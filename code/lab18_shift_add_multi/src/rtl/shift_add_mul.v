==> flow/design.v <==
module edge_detection(
    clk,
    n_rst,
    data,
    result
);
input clk;
input n_rst;
input data;
output result;
reg data_1;
reg data_2;
always @ (posedge clk or negedge n_rst)
begin
    if(!n_rst)
    begin
        data_1<=1'b0;
        data_2<=1'b0;
    end
    else
    begin
        data_1 <= data;
        data_2 <= data_1;
    end
end
assign result = (data_1 ==1'b1 && data_2==1'b0)?1'b1:1'b0;
endmodule
module shift_add_mul(
    clk,
    n_rst,
    in_a,
    in_b,
    start,
    done,
    product
);
input clk;
input n_rst;
input [3:0] in_a;
input [3:0] in_b;
input start;
input done;
output [7:0] product;
reg [7:0] product;
reg [2:0] cnt;
reg [7:0] in_a1;  
reg [3:0] in_b1;  
wire edge_start;  
always@(posedge clk or negedge n_rst)  
    if(!n_rst) begin
        cnt <= 3'h0;
    end
    else if(edge_start == 1 &&cnt==0) 
    begin
        cnt <= 3'h4;
    end
    else if(cnt!=0)
    begin
        cnt <=cnt-1;
    end
always@(posedge clk or negedge n_rst)
    if(!n_rst) begin
        in_a1 <= 8'b0000_0000;
    end
    else begin
        if(cnt == 4) begin
            in_a1 <= in_a;
        end
        else if(cnt <5 && cnt > 0) begin
            in_a1 <= {in_a1, 1'b0}; 
        end
        else begin
            in_a1 <= in_a1;
        end
    end
always@(posedge clk or negedge n_rst)
    if(!n_rst) begin
        in_b1 <= 4'b0;
    end
    else begin
        if(cnt == 4) begin
            in_b1 <= in_b;
        end
        else if(cnt <5 && cnt > 0) begin
            in_b1 <= {1'b0, in_b1[3:1]};
        end
        else begin
            in_b1 <= in_b1;
        end
    end
always@(posedge clk or negedge n_rst)  
    if(!n_rst) begin
        product <= 8'b0;
    end
    else begin
        if(cnt <5 && cnt > 0) begin
            if(in_b1[0] == 1) begin
                product <= product + in_a1;
            end    
            else if(in_b1[0] == 0) begin
                product <= product;
            end
        end
    end
edge_detection dut0(
    .clk(clk),
    .n_rst(n_rst),
    .data(start),
    .result(edge_start)
);
endmodule
Step by step through the tools: shift_add_mul
What the tools print for shift_add_mul, step after step.
Lines are those of the file above, counted from 1.
Operators: Yosys type, input widths -> output width; for muxes data width and select width s.
Library cell names are shortened.
A cell with n/a has no value.
Set-up
  top module: shift_add_mul
  clock port: clk
  cell library: sky130hd
  corner: tt_025C_1v80

Word level
Source: Yosys, flattened and elaborated, memories not mapped. Widths are those after wreduce. Registers that Yosys merges into a memory's read port (data or address) are not register bits. Print and check cells do not count. Equal cells are merged and count once.
Operators by class
  $add $sub $neg: 2
  magnitude comparators: 2
  eq/ne operators: 1
  multiplexer cells: 7
  bitwise logic cells: 1
  reduce/logical cells: 8
Operator list (number)
  $mux 8: 2
  $add 8x8->8: 1
  $mux 4: 2
  $mux 3: 2
  $reduce_bool 2->1: 2
  $logic_and 1x1->1: 3
  $sub 3x1->3 const B: 1
  $gt 3x1->1 const B: 1
  $lt 3x3->1 const B: 1
  $eq 3x3->1 const B: 1
  $logic_not 3->1: 1
  $reduce_bool 3->1: 1
  $reduce_and 2->1: 1
  $not 1->1: 1
  $mux 1: 1
Word-level totals
  bits in registers: 25
  output and inout bits: 8
  cells after elaboration: 27

Depth
Longest topological path by Yosys (ltp), each cell counted once; first at word level (registers and memories cut), then after technology mapping (sequential cells cut; the memories' decode and read muxes count).
Logic depth
  depth after elaboration: 5
  ABC_AREA: 0
  gate-level depth with buffers: 8

Mapped cells and area
The flow's flattened synthesis, as Yosys stat reports it; memories are mapped. The netlist is that of the ABC_AREA named above (0 if unset); the other value can give another one.
Cells by type
  dfrtp_1: number 25, total area 625.6 um2
  ha_1: number 9, total area 112.608 um2
  mux2i_1: number 9, total area 90.086 um2
  o21ai_0: number 16, total area 80.077 um2
  a211oi_1: number 8, total area 60.058 um2
  nand2_1: number 15, total area 56.304 um2
  a21oi_1: number 10, total area 50.048 um2
  mux2_2: number 3, total area 33.782 um2
  o21a_1: number 4, total area 30.029 um2
  xor2_1: number 3, total area 26.275 um2
  and2_1: number 4, total area 25.024 um2
  fa_1: number 1, total area 20.019 um2
  inv_1: number 5, total area 18.768 um2
  nor2b_1: number 3, total area 18.768 um2
  a21o_1: number 2, total area 15.014 um2
  buf_2: number 3, total area 15.014 um2
  nor2_1: number 4, total area 15.014 um2
  o211ai_1: number 2, total area 15.014 um2
Not listed: further types 13, cells in them 15.
Mapped netlist
  standard cells after synthesis: 141
  cell area after synthesis: 1426.4 um2
  area of sequential cells: 625.6 um2
  mapped flip-flops: 25
  buffers: 5
The figures by module come from a second, unflattened synthesis with its own total; it is not the netlist above.
Second synthesis, totals
  cells (unflattened synthesis): 138
  area (unflattened synthesis): 1406.3 um2
Rows give one instance, submodules left out.
Modules
  shift_add_mul: instances 1, cells 135, area 1342.5 um2, seq. area 575.6 um2
  edge_detection: instances 1, cells 3, area 63.8 um2, seq. area 50.0 um2

Path before layout
OpenSTA on the mapped netlist: ideal clock, no wires. The path of least setup slack (recovery checks aside). Input and output delay are each 20% of the period. Register names are those of the netlist, which keeps one name where synthesis merged equal registers.
Path post-synthesis
  path kind: reg-to-reg
  start point: register (no name shown)
  end point: register (no name shown)
  period: 3.46 ns
  library setup time: 0.092 ns
  time at the first pin: 0.000 ns
  arrival time: 1.750 ns
  setup slack: 1.618 ns
  path delay: 1.842 ns
  stages on the path: 9
  synthesis period reached: 1.842 ns
"path delay" is the arrival time less input delay plus setup time.
"stages on the path": output pins that drive a net of the path, with the launching flip-flop's if there is one; two outputs of one cell count as two.
"synthesis period reached" = period - worst setup slack (recovery checks aside). The figure is calculated, with input and output delays left at 20% of the set period.
Between the ends stands the longest chain of elaborated cells between them, by number of cells; it is not shown to be the way that was timed. Of several equally long chains one is given.
Each line given opens the expression or statement behind the cell; cells for indexed reads and writes are added by Yosys, which also makes memories of some case tables.
On the way, post-synthesis
  path through: dfrtp_1 -> ha_1 -> inv_1 -> fa_1 -> nor2b_4 -> o31a_1 -> o21a_1 -> o21a_1 -> o31ai_2
  cells in the longest elaborated chain: 1
  elaborated cells between the ends (all ways): 1
  those cells by class: add/sub: 1
RTL lines, path post-synthesis (line)
  start: declaration: 43
  start: assignment: 98
  start: assignment: 101
  $add 8x8->8: 98
  end: assignment: 98
  end: assignment: 101
  end: declaration: 43

Worst path after layout
From the final timing report of entry A: the path of least setup slack in the routed layout; clock arrival at registers is part of the times.
Path post-layout
  path kind: reg-to-reg
  start point: register (no name shown)
  end point: register (no name shown)
  period: 1.44 ns
  library setup time: 0.07 ns
  time at the first pin: 0.33 ns
  arrival time: 2.15 ns
  setup slack: -0.44 ns
  stages on the path: 9
Between the ends stands the longest chain of elaborated cells between them, by number of cells; it is not shown to be the way that was timed. Of several equally long chains one is given.
On the way, post-layout
  path through: dfrtp_1 -> ha_2 -> inv_2 -> fa_2 -> nor2b_4 -> o31a_1 -> o21a_1 -> o21a_1 -> o31ai_2
  cells in the longest elaborated chain: 1
  elaborated cells between the ends (all ways): 1
  those cells by class: add/sub: 1
RTL lines, path post-layout (line)
  start: declaration: 43
  start: assignment: 98
  start: assignment: 101
  $add 8x8->8: 98
  end: assignment: 98
  end: assignment: 101
  end: declaration: 43

==> runs of shift_add_mul <==
2 stored runs of shift_add_mul in the flow (synthesis by Yosys, layout by OpenROAD, sky130hd cells), in arbitrary order. Constraints: input delay and output delay 20% of the set period each, output load 0.01 pF.
By "achieved clock period (ns)" is meant the clock period of the run minus its worst setup slack. This is arithmetic on one report: input and output delays are still those of the set period (20% each).
"worst setup path time (ns)" = time allowed to the worst setup path (clock period - input delay - output delay, where it has them) - its slack; a late launch clock adds to it, a late capture clock takes from it.
By "finish__power__total" is meant OpenSTA's value without simulated activity: inputs other than the clock are taken to toggle once in ten clock periods, and the tool carries that through the logic.

Flow files of entry A
==> flow/run.sh <==
#!/bin/bash
# the make line also repeats the synthesis and layout settings of config.mk as NAME=value (left out here)
make -C /OpenROAD-flow-scripts/flow DESIGN_CONFIG=/design/flow/config.mk WORK_HOME=/design/flow/orfs CLKGATE_MAP_FILE= finish
==> flow/config.mk <==
export PLATFORM = sky130hd
export DESIGN_NAME = shift_add_mul
export DESIGN_NICKNAME = shift_add_mul
export VERILOG_FILES = /design/flow/design.v
export SDC_FILE = /design/flow/constraint.sdc
export NUM_CORES = 4
export LEC_CHECK = 0
export CAP_MARGIN = 0
export CELL_PAD_IN_SITES_DETAIL_PLACEMENT = 1
export CELL_PAD_IN_SITES_GLOBAL_PLACEMENT = 2
export CORE_MARGIN = 8
export CORE_UTILIZATION = 43
export CTS_CLUSTER_SIZE = 14
export GPL_ROUTABILITY_DRIVEN = 1
export MAX_ROUTING_LAYER = met5
export SLEW_MARGIN = 20
==> flow/constraint.sdc <==
create_clock -name core_clock -period 1.44 [get_ports {clk}]
set_input_delay 0.2880 -clock core_clock [delete_from_list [all_inputs] [get_ports {clk}]]
set_output_delay 0.2880 -clock core_clock [all_outputs]
set_load 0.01 [all_outputs]

report of entry A
yosys chip area after synthesis (um^2): 1426.4
finish__design__die__area: 5416.2
finish__design__instance__area__stdcell: 2052.0
finish__design__instance__utilization: 0.6298
finish__timing__setup__ws: -0.440
finish__timing__setup__tns: -0.985
finish__timing__hold__ws: 0.308
finish__power__total: 5.316e-03
achieved clock period (ns): 1.880
worst setup path time (ns): 1.88
worst setup path kind: reg-to-reg

Flow files of entry B
==> flow/run.sh <==
#!/bin/bash
# the make line also repeats the synthesis and layout settings of config.mk as NAME=value (left out here)
make -C /OpenROAD-flow-scripts/flow DESIGN_CONFIG=/design/flow/config.mk WORK_HOME=/design/flow/orfs CLKGATE_MAP_FILE= finish
==> flow/config.mk <==
export PLATFORM = sky130hd
export DESIGN_NAME = shift_add_mul
export DESIGN_NICKNAME = shift_add_mul
export VERILOG_FILES = /design/flow/design.v
export SDC_FILE = /design/flow/constraint.sdc
export NUM_CORES = 4
export LEC_CHECK = 0
export CAP_MARGIN = 20
export CORE_MARGIN = 2
export CORE_UTILIZATION = 40
export SLEW_MARGIN = 20
==> flow/constraint.sdc <==
create_clock -name core_clock -period 1.62 [get_ports {clk}]
set_input_delay 0.3240 -clock core_clock [delete_from_list [all_inputs] [get_ports {clk}]]
set_output_delay 0.3240 -clock core_clock [all_outputs]
set_load 0.01 [all_outputs]

report of entry B
yosys chip area after synthesis (um^2): 1426.4
finish__design__die__area: 4059.6
finish__design__instance__area__stdcell: 1911.8
finish__design__instance__utilization: 0.5640
finish__timing__setup__ws: -0.243
finish__timing__setup__tns: -0.464
finish__timing__hold__ws: 0.342
finish__power__total: 4.238e-03
achieved clock period (ns): 1.863
worst setup path time (ns): 1.86
worst setup path kind: reg-to-reg
